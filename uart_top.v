==> flow/design.v <==
module fifo_sync #(
    parameter DATA_WIDTH = 8,
    parameter DEPTH = 8,
    parameter ADDR_WIDTH = 3
)(
    input  clk,
    input  rst,
    input  wr_en,
    input  rd_en,
    input  [DATA_WIDTH-1:0] data_in,
    output reg [DATA_WIDTH-1:0] data_out,
    output full,
    output empty
);
reg [DATA_WIDTH-1:0] mem [0:DEPTH-1];
reg [ADDR_WIDTH-1:0] wr_ptr;
reg [ADDR_WIDTH-1:0] rd_ptr;
reg [ADDR_WIDTH:0]   count;
assign empty = (count == 0);
assign full  = (count == DEPTH);
always @(posedge clk) begin
    if (rst) begin
        wr_ptr <= 0;
        rd_ptr <= 0;
        count  <= 0;
    end
    else begin
        if (wr_en && rd_en && !full && !empty) begin
            mem[wr_ptr] <= data_in;
            wr_ptr <= wr_ptr + 1;
            data_out <= mem[rd_ptr];
            rd_ptr <= rd_ptr + 1;
        end
        else if (wr_en && !rd_en && !full) begin
            mem[wr_ptr] <= data_in;
            wr_ptr <= wr_ptr + 1;
            count <= count + 1;
        end
        else if (rd_en && !wr_en && !empty) begin
            data_out <= mem[rd_ptr];
            rd_ptr <= rd_ptr + 1;
            count <= count - 1;
        end
    end
end
endmodule
`timescale 1ns / 1ps
module uart_baud_gen
 # (parameter integer  clk_freq  = 50000000,
    parameter integer  baud_rate = 9600 ) 
(
input clk , rst,
output reg baud_tick 
    );
    localparam integer baud_div = clk_freq / baud_rate;
     reg [$clog2(baud_div)-1:0] baud_cnt;
always @(posedge clk)begin
if(rst)
begin 
baud_tick <= 1'b0 ;
baud_cnt <= 1'b0;
end
else
begin
if(baud_cnt == baud_div -1)
begin
baud_cnt <= 1'b0;
baud_tick <= 1'b1;
end
else
begin
baud_cnt <= baud_cnt + 1;
baud_tick <= 1'b0;
 end
 end  
  end
endmodule
`timescale 1ns / 1ps
module uart_rx (
    input  wire clk,
    input  wire rst,
    input  wire baud_tick,
    input  wire rx,
    output reg  [7:0] rx_data,
    output reg  rx_done
);
    localparam [1:0]
        IDLE  = 2'b00,
        START = 2'b01,
        DATA  = 2'b10,
        STOP  = 2'b11;
    reg [1:0] state;
    reg [7:0] shift_reg;
    reg [2:0] bit_cnt;
    reg       rx_prev;
    always @(posedge clk) begin
        if (rst) begin
            state     <= IDLE;
            shift_reg <= 8'd0;
            bit_cnt   <= 3'd0;
            rx_data   <= 8'd0;
            rx_done   <= 1'b0;
            rx_prev   <= 1'b1;   
        end else begin
            rx_done <= 1'b0;
            rx_prev <= rx;
            case (state)
                IDLE: begin
                    bit_cnt <= 3'd0;
                    if (rx_prev == 1'b1 && rx == 1'b0) begin
                        state <= START;
                    end
                end
                START: begin
                    if (baud_tick) begin
                        if (rx == 1'b0) begin
                            state <= DATA;
                        end else begin
                            state <= IDLE;
                        end
                    end
                end
                DATA: begin
                    if (baud_tick) begin
                        shift_reg <= {rx, shift_reg[7:1]};
                        bit_cnt   <= bit_cnt + 1'b1;
                        if (bit_cnt == 3'd7) begin
                            state <= STOP;
                        end
                    end
                end
                STOP: begin
                    if (baud_tick) begin
                        if (rx == 1'b1) begin
                            rx_data <= shift_reg;
                            rx_done <= 1'b1;   
                        end
                        state <= IDLE;
                    end
                end
            endcase
        end
    end
endmodule
module uart_top (
    input  clk,
    input  rst,
    input  rx,
    output tx,
    input  tx_wr_en,
    input  [7:0] tx_wr_data,
    input  rx_rd_en,
    output [7:0] rx_rd_data,
    output tx_full,
    output rx_empty
);
wire baud_tick;
wire tx_busy;
wire tx_start;
wire [7:0] tx_data;
wire rx_done;
wire [7:0] rx_data;
wire tx_fifo_empty;
wire rx_fifo_full;
uart_baud_gen baud_gen (
    .clk(clk),
    .rst(rst),
    .baud_tick(baud_tick)
);
uart_tx tx_inst (
    .clk(clk),
    .rst(rst),
    .baud_tick(baud_tick),
    .tx_start(tx_start),
    .tx_data(tx_data),
    .tx(tx),
    .tx_busy(tx_busy)
);
uart_rx rx_inst (
    .clk(clk),
    .rst(rst),
    .baud_tick(baud_tick),
    .rx(rx),
    .rx_data(rx_data),
    .rx_done(rx_done)
);
fifo_sync tx_fifo (
    .clk(clk),
    .rst(rst),
    .wr_en(tx_wr_en),
    .rd_en(tx_start),
    .data_in(tx_wr_data),
    .data_out(tx_data),
    .full(tx_full),
    .empty(tx_fifo_empty)
);
fifo_sync rx_fifo (
    .clk(clk),
    .rst(rst),
    .wr_en(rx_done),
    .rd_en(rx_rd_en),
    .data_in(rx_data),
    .data_out(rx_rd_data),
    .full(rx_fifo_full),
    .empty(rx_empty)
);
assign tx_start = !tx_busy && !tx_fifo_empty;
endmodule
module uart_tx (
    input  wire clk,
    input  wire rst,
    input  wire baud_tick,
    input  wire tx_start,
    input  wire [7:0] tx_data,
    output reg  tx,
    output reg  tx_busy
);
    localparam [1:0]
        IDLE  = 2'b00,
        START = 2'b01,
        DATA  = 2'b10,
        STOP  = 2'b11;
    reg [1:0] state;
    reg [7:0] shift_reg;
    reg [2:0] bit_cnt;
    always @(posedge clk) begin
        if (rst) begin
            state     <= IDLE;
            tx        <= 1'b1;
            tx_busy  <= 1'b0;
            bit_cnt  <= 3'd0;
            shift_reg<= 8'd0;
        end else begin
            case (state)
                IDLE: begin
                    tx <= 1'b1;
                    tx_busy <= 1'b0;
                    if (tx_start) begin
                        shift_reg <= tx_data;
                        bit_cnt   <= 3'd0;
                        state     <= START;
                        tx_busy   <= 1'b1;
                    end
                end
                START: begin
                    tx <= 1'b0;
                    if (baud_tick)
                        state <= DATA;
                end
                DATA: begin
                    tx <= shift_reg[0];
                    if (baud_tick) begin
                        shift_reg <= shift_reg >> 1;
                        bit_cnt   <= bit_cnt + 1;
                        if (bit_cnt == 3'd7)
                            state <= STOP;
                    end
                end
                STOP: begin
                    tx <= 1'b1;
                    if (baud_tick) begin
                        state    <= IDLE;
                        tx_busy  <= 1'b0;
                    end
                end
            endcase
        end
    end
endmodule
=== From RTL to reports: uart_top ===
Tool output for the design above, in the order of the flow.
Line numbers count from 1 in the design file above.
Operators: Yosys type, input widths -> output width; for muxes data width and select width s.
Not given: n/a

* Design top: uart_top
* Clock: clk
* Cell library: sky130hd
* Corner: tt_025C_1v80

=== After elaboration ===
Counts by Yosys on the flattened word-level netlist (proc, flatten, opt, wreduce; memories kept). Print and check cells are left out.
Yosys's memory passes give these memory sizes; they may raise the number of words (mostly to a power of two), join words into wider ones and drop unused or constant bits.

* Add/sub/neg operators: 11
* Eq/ne operators: 23
* Mux-type cells: 72
* Bitwise operators: 8
* Reduce/logical cells: 56

{| class="wikitable"
|+ Operators with widths
! kind !! count
|-
| $mux 8 || 20
|-
| $mux 3 || 17
|-
| $mux 2 || 10
|-
| $reduce_bool 2->1 || 9
|-
| $add 3x1->3 const B || 6
|-
| $logic_and 1x1->1 || 16
|-
| $pmux 8 s2 || 1
|-
| $pmux 2 s4 || 2
|-
| $mux 4 || 4
|-
| $ne 2x2->1 const B || 7
|-
| $reduce_and 2->1 || 7
|-
| $mux 1 || 14
|-
| $add 13x1->13 const B || 1
|-
| $eq 13x13->1 const B || 1
|-
| $reduce_and 3->1 || 4
|-
| $reduce_and 6->1 || 2
|-
| $pmux 3 s2 || 2
|-
| $ne 2x1->1 const B || 5
|-
| $logic_not 1->1 || 9
|-
| $eq 2x2->1 const B || 4
|-
| $add 4x1->4 const B || 2
|-
| $sub 4x1->4 const B || 2
|-
| $eq 4x4->1 const B || 2
|-
| $logic_not 4->1 || 2
|-
| $reduce_bool 4->1 || 2
|-
| $not 1->1 || 6
|-
| $eq 3x3->1 const B || 2
|-
| $eq 2x1->1 const B || 2
|}

Other operator kinds: 6; their cells: 9.

* Register bits after elaboration: 88
* Memory bits (writable): 128
* Word width x clocked read ports: 16
* Memory cells: 2
* Input port bits: 13
* Output and inout port bits: 11

{| class="wikitable"
|+ Memories
! memory !! depth !! bits a word !! rd ports !! wr ports !! RTL line !! RTL
|-
| rx_fifo.mem || 8 || 8 || 1 || 1 || 15 || <nowiki>reg [DATA_WIDTH-1:0] mem [0:DEPTH-1];</nowiki>
|-
| tx_fifo.mem || 8 || 8 || 1 || 1 || 15 ||
|}

=== Longest topological paths ===
Longest topological path by Yosys (ltp), each cell counted once; first at word level (registers and memories cut), then after technology mapping (sequential cells cut; the memories' decode and read muxes count).

* Depth after elaboration: 10
* ABC_AREA: 0
* Gate-level depth with buffers: 9
* Mapped depth without buffers: 9

=== After synthesis ===
Yosys stat after the flow's synthesis: flattened, memories mapped to cells. It holds for the ABC_AREA given above (unset counts as 0); a run with the other value may have another netlist.

* Mapped cells: 614
* Chip area (Yosys): 0.0088973 mm2
* Sequential part of the area: 0.0059657 mm2
* Flip-flop cells: 226
* Buffers: 30

{| class="wikitable"
|+ Cell types
! cell !! count !! total area (um2)
|-
| sky130_fd_sc_hd__edfxtp_1 || 144 || 4.32E+03
|-
| sky130_fd_sc_hd__dfxtp_1 || 82 || 1.64E+03
|-
| sky130_fd_sc_hd__mux4_2 || 33 || 743.213
|-
| sky130_fd_sc_hd__a21oi_1 || 43 || 215.206
|-
| sky130_fd_sc_hd__mux2_2 || 17 || 191.434
|-
| sky130_fd_sc_hd__nor2_1 || 51 || 191.434
|-
| sky130_fd_sc_hd__nand2_1 || 46 || 172.666
|-
| sky130_fd_sc_hd__ha_1 || 13 || 162.656
|-
| sky130_fd_sc_hd__mux2i_1 || 13 || 130.125
|-
| sky130_fd_sc_hd__xnor2_1 || 10 || 87.584
|-
| sky130_fd_sc_hd__xor2_1 || 10 || 87.584
|-
| sky130_fd_sc_hd__clkbuf_1 || 20 || 75.072
|-
| sky130_fd_sc_hd__a211oi_1 || 9 || 67.565
|-
| sky130_fd_sc_hd__nor3_1 || 13 || 65.062
|-
| sky130_fd_sc_hd__nand3_1 || 10 || 50.048
|-
| sky130_fd_sc_hd__o21ai_0 || 10 || 50.048
|-
| sky130_fd_sc_hd__nand2b_1 || 7 || 43.792
|-
| sky130_fd_sc_hd__nor2b_1 || 7 || 43.792
|}

Not listed: further types 30, cells in them 76.
The figures by module come from a second, unflattened synthesis with its own total; it is not the netlist above.

* Cell total of the unflattened synthesis: 622
* Area (unflattened synthesis): 0.0094366 mm2

Each row is one instance without its submodules.

{| class="wikitable"
|+ By module
! module !! times used !! cells !! area (mm2)
|-
| fifo_sync || 2 || 184 || 0.0034245
|-
| uart_rx || 1 || 109 || 0.0011173
|-
| uart_tx || 1 || 77 || 0.0008471
|-
| uart_baud_gen || 1 || 67 || 0.0006193
|-
| uart_top || 1 || 1 || 0.0000038
|}

=== Path before layout ===
Path of least setup slack by OpenSTA after synthesis, without wires, with an ideal clock, recovery checks aside; 20% of the period is set as input and as output delay. Where synthesis merged equal registers, the netlist keeps one of their names.

* Path kind: register to register
* From: register tx_fifo.count[0]
* To: register tx_fifo.count[3]
* Clock period: 3.01 ns
* Library setup time: 0.123 ns
* Time at the first pin: 0.000 ns
* Arrival: 2.484 ns
* Setup slack: 0.403 ns
* Delay of the path: 2.607 ns
* Driving pins on the path: 9
* Buffers on the path: 0
* Synthesis period reached: 2.607 ns

"delay of the path" is the arrival time less input delay plus setup time.
"driving pins on the path": output pins that drive a net of the path, with the launching flip-flop's if there is one; two outputs of one cell count as two.
"synthesis period reached" = period - worst setup slack (recovery checks aside). The figure is calculated, with input and output delays left at 20% of the set period.
The rows between start and end are the longest chain of elaborated cells between them; the timing report does not say that the signal goes this way. Where chains are equally long, one stands for them.
A line is the first line of the expression or statement that the cell stems from. Yosys adds cells for indexed reads and writes and turns some case tables into memories.
A register here has more assigning lines than the two given.

* Cell sequence: sky130_fd_sc_hd__dfxtp_1 sky130_fd_sc_hd__or4_4 sky130_fd_sc_hd__a211oi_4 sky130_fd_sc_hd__inv_1 sky130_fd_sc_hd__ha_1 sky130_fd_sc_hd__a21o_1 sky130_fd_sc_hd__a21oi_1 sky130_fd_sc_hd__mux2i_1 sky130_fd_sc_hd__mux2_1
* Cells in the longest elaborated chain: 8
* Elaborated cells between the ends (all ways): 20

{| class="wikitable"
|+ RTL lines, path after synthesis
! what !! RTL line !! RTL
|-
| start, declared || 18 || <nowiki>reg [ADDR_WIDTH:0]   count;</nowiki>
|-
| start, assigned || 37 || <nowiki>count <= count + 1;</nowiki>
|-
| start, assigned || 42 || <nowiki>count <= count - 1;</nowiki>
|-
| $logic_not 4->1 || 19 || <nowiki>assign empty = (count == 0);</nowiki>
|-
| $logic_not 1->1 || 207 || <nowiki>assign tx_start = !tx_busy && !tx_fifo_empty;</nowiki>
|-
| $logic_and 1x1->1 || 207 ||
|-
| $logic_and 1x1->1 (3 in a row) || 28 || <nowiki>if (wr_en && rd_en && !full && !empty) begin</nowiki>
|-
| $not 1->1 || n/a ||
|-
| $reduce_and 2->1 || n/a ||
|-
| end, assigned || 37 ||
|-
| end, assigned || 42 ||
|-
| end, declared || 18 ||
|}

=== Timing after layout ===
Path of least setup slack in the final report of run A (OpenROAD, finished layout, wires in). Where an end is a register, its clock arrival counts in the times.

* Path kind: register to register
* From: register tx_fifo.count[0]
* To: register tx_fifo.count[3]
* Clock period: 3.56 ns
* Library setup time: 0.11 ns
* Time at the first pin: 0.49 ns
* Arrival: 2.94 ns
* Setup slack: 1.00 ns
* Driving pins on the path: 9
* Buffers on the path: 1

The rows between start and end are the longest chain of elaborated cells between them; the timing report does not say that the signal goes this way. Where chains are equally long, one stands for them.
A register here has more assigning lines than the two given.

* Cell sequence: sky130_fd_sc_hd__dfxtp_4 sky130_fd_sc_hd__or4_4 sky130_fd_sc_hd__a211oi_4 sky130_fd_sc_hd__inv_2 sky130_fd_sc_hd__buf_4 sky130_fd_sc_hd__ha_1 sky130_fd_sc_hd__a21oi_2 sky130_fd_sc_hd__mux2i_1 sky130_fd_sc_hd__mux2_1
* Cells in the longest elaborated chain: 8
* Elaborated cells between the ends (all ways): 20

{| class="wikitable"
|+ RTL lines, path after layout
! what !! RTL line !! RTL
|-
| start, declared || 18 || <nowiki>reg [ADDR_WIDTH:0]   count;</nowiki>
|-
| start, assigned || 37 || <nowiki>count <= count + 1;</nowiki>
|-
| start, assigned || 42 || <nowiki>count <= count - 1;</nowiki>
|-
| $logic_not 4->1 || 19 || <nowiki>assign empty = (count == 0);</nowiki>
|-
| $logic_not 1->1 || 207 || <nowiki>assign tx_start = !tx_busy && !tx_fifo_empty;</nowiki>
|-
| $logic_and 1x1->1 || 207 ||
|-
| $logic_and 1x1->1 (3 in a row) || 28 || <nowiki>if (wr_en && rd_en && !full && !empty) begin</nowiki>
|-
| $not 1->1 || n/a ||
|-
| $reduce_and 2->1 || n/a ||
|-
| end, assigned || 37 ||
|-
| end, assigned || 42 ||
|-
| end, declared || 18 ||
|}

# Flow runs of uart_top

Design uart_top on sky130hd. What follows are 2 stored runs of the flow, each under its own settings; their order means nothing. The constraints put input and output delay at 20% of the set period each and load the outputs with 0.01 pF.
"achieved clock period" = clock period - worst setup slack. The figure is calculated, with input and output delays left at 20% of the set period.

Run A
==> flow/run.sh <==
#!/bin/bash
# the make line also repeats the synthesis and layout settings of config.mk as NAME=value (left out here)
make -C /OpenROAD-flow-scripts/flow DESIGN_CONFIG=/design/flow/config.mk WORK_HOME=/design/flow/orfs CLKGATE_MAP_FILE= finish
==> flow/config.mk <==
export PLATFORM = sky130hd
export DESIGN_NAME = uart_top
export DESIGN_NICKNAME = uart_top
export VERILOG_FILES = /design/flow/design.v
export SDC_FILE = /design/flow/constraint.sdc
export NUM_CORES = 4
export LEC_CHECK = 0
export CAP_MARGIN = 20
export CELL_PAD_IN_SITES_GLOBAL_PLACEMENT = 1
export CORE_ASPECT_RATIO = 0.87
export CORE_MARGIN = 2
export CORE_UTILIZATION = 56
export GPL_TIMING_DRIVEN = 1
export MAX_ROUTING_LAYER = met4
export PLACE_DENSITY_LB_ADDON = 0.09
export SETUP_SLACK_MARGIN = 1.01
export SLEW_MARGIN = 10
==> flow/constraint.sdc <==
create_clock -name core_clock -period 3.56 [get_ports {clk}]
set_input_delay 0.7120 -clock core_clock [delete_from_list [all_inputs] [get_ports {clk}]]
set_output_delay 0.7120 -clock core_clock [all_outputs]
set_load 0.01 [all_outputs]

==> results of run A <==
chip area after synthesis (Yosys): 0.0088973 mm2
die area: 0.0169146 mm2
utilization: 66.5%
worst setup slack after layout: 1.003 ns
total negative slack: 0.000 ns
worst hold slack: 0.449 ns
achieved clock period: 2.557 ns

Run B
==> flow/run.sh <==
#!/bin/bash
# the make line also repeats the synthesis and layout settings of config.mk as NAME=value (left out here)
make -C /OpenROAD-flow-scripts/flow DESIGN_CONFIG=/design/flow/config.mk WORK_HOME=/design/flow/orfs CLKGATE_MAP_FILE= finish
==> flow/config.mk <==
export PLATFORM = sky130hd
export DESIGN_NAME = uart_top
export DESIGN_NICKNAME = uart_top
export VERILOG_FILES = /design/flow/design.v
export SDC_FILE = /design/flow/constraint.sdc
export NUM_CORES = 4
export LEC_CHECK = 0
export ABC_AREA = 0
export CAP_MARGIN = 20
export CORE_ASPECT_RATIO = 0.65
export CORE_MARGIN = 2
export CORE_UTILIZATION = 72
export GPL_ROUTABILITY_DRIVEN = 1
export GPL_TIMING_DRIVEN = 1
export PLACE_DENSITY_LB_ADDON = 0.17
export SETUP_SLACK_MARGIN = 1.37
export SLEW_MARGIN = 20
==> flow/constraint.sdc <==
create_clock -name core_clock -period 4.97 [get_ports {clk}]
set_input_delay 0.9940 -clock core_clock [delete_from_list [all_inputs] [get_ports {clk}]]
set_output_delay 0.9940 -clock core_clock [all_outputs]
set_load 0.01 [all_outputs]

==> results of run B <==
chip area after synthesis (Yosys): 0.0088973 mm2
die area: 0.0132835 mm2
utilization: 82.9%
worst setup slack after layout: 1.593 ns
total negative slack: 0.000 ns
worst hold slack: 0.470 ns
achieved clock period: 3.377 ns
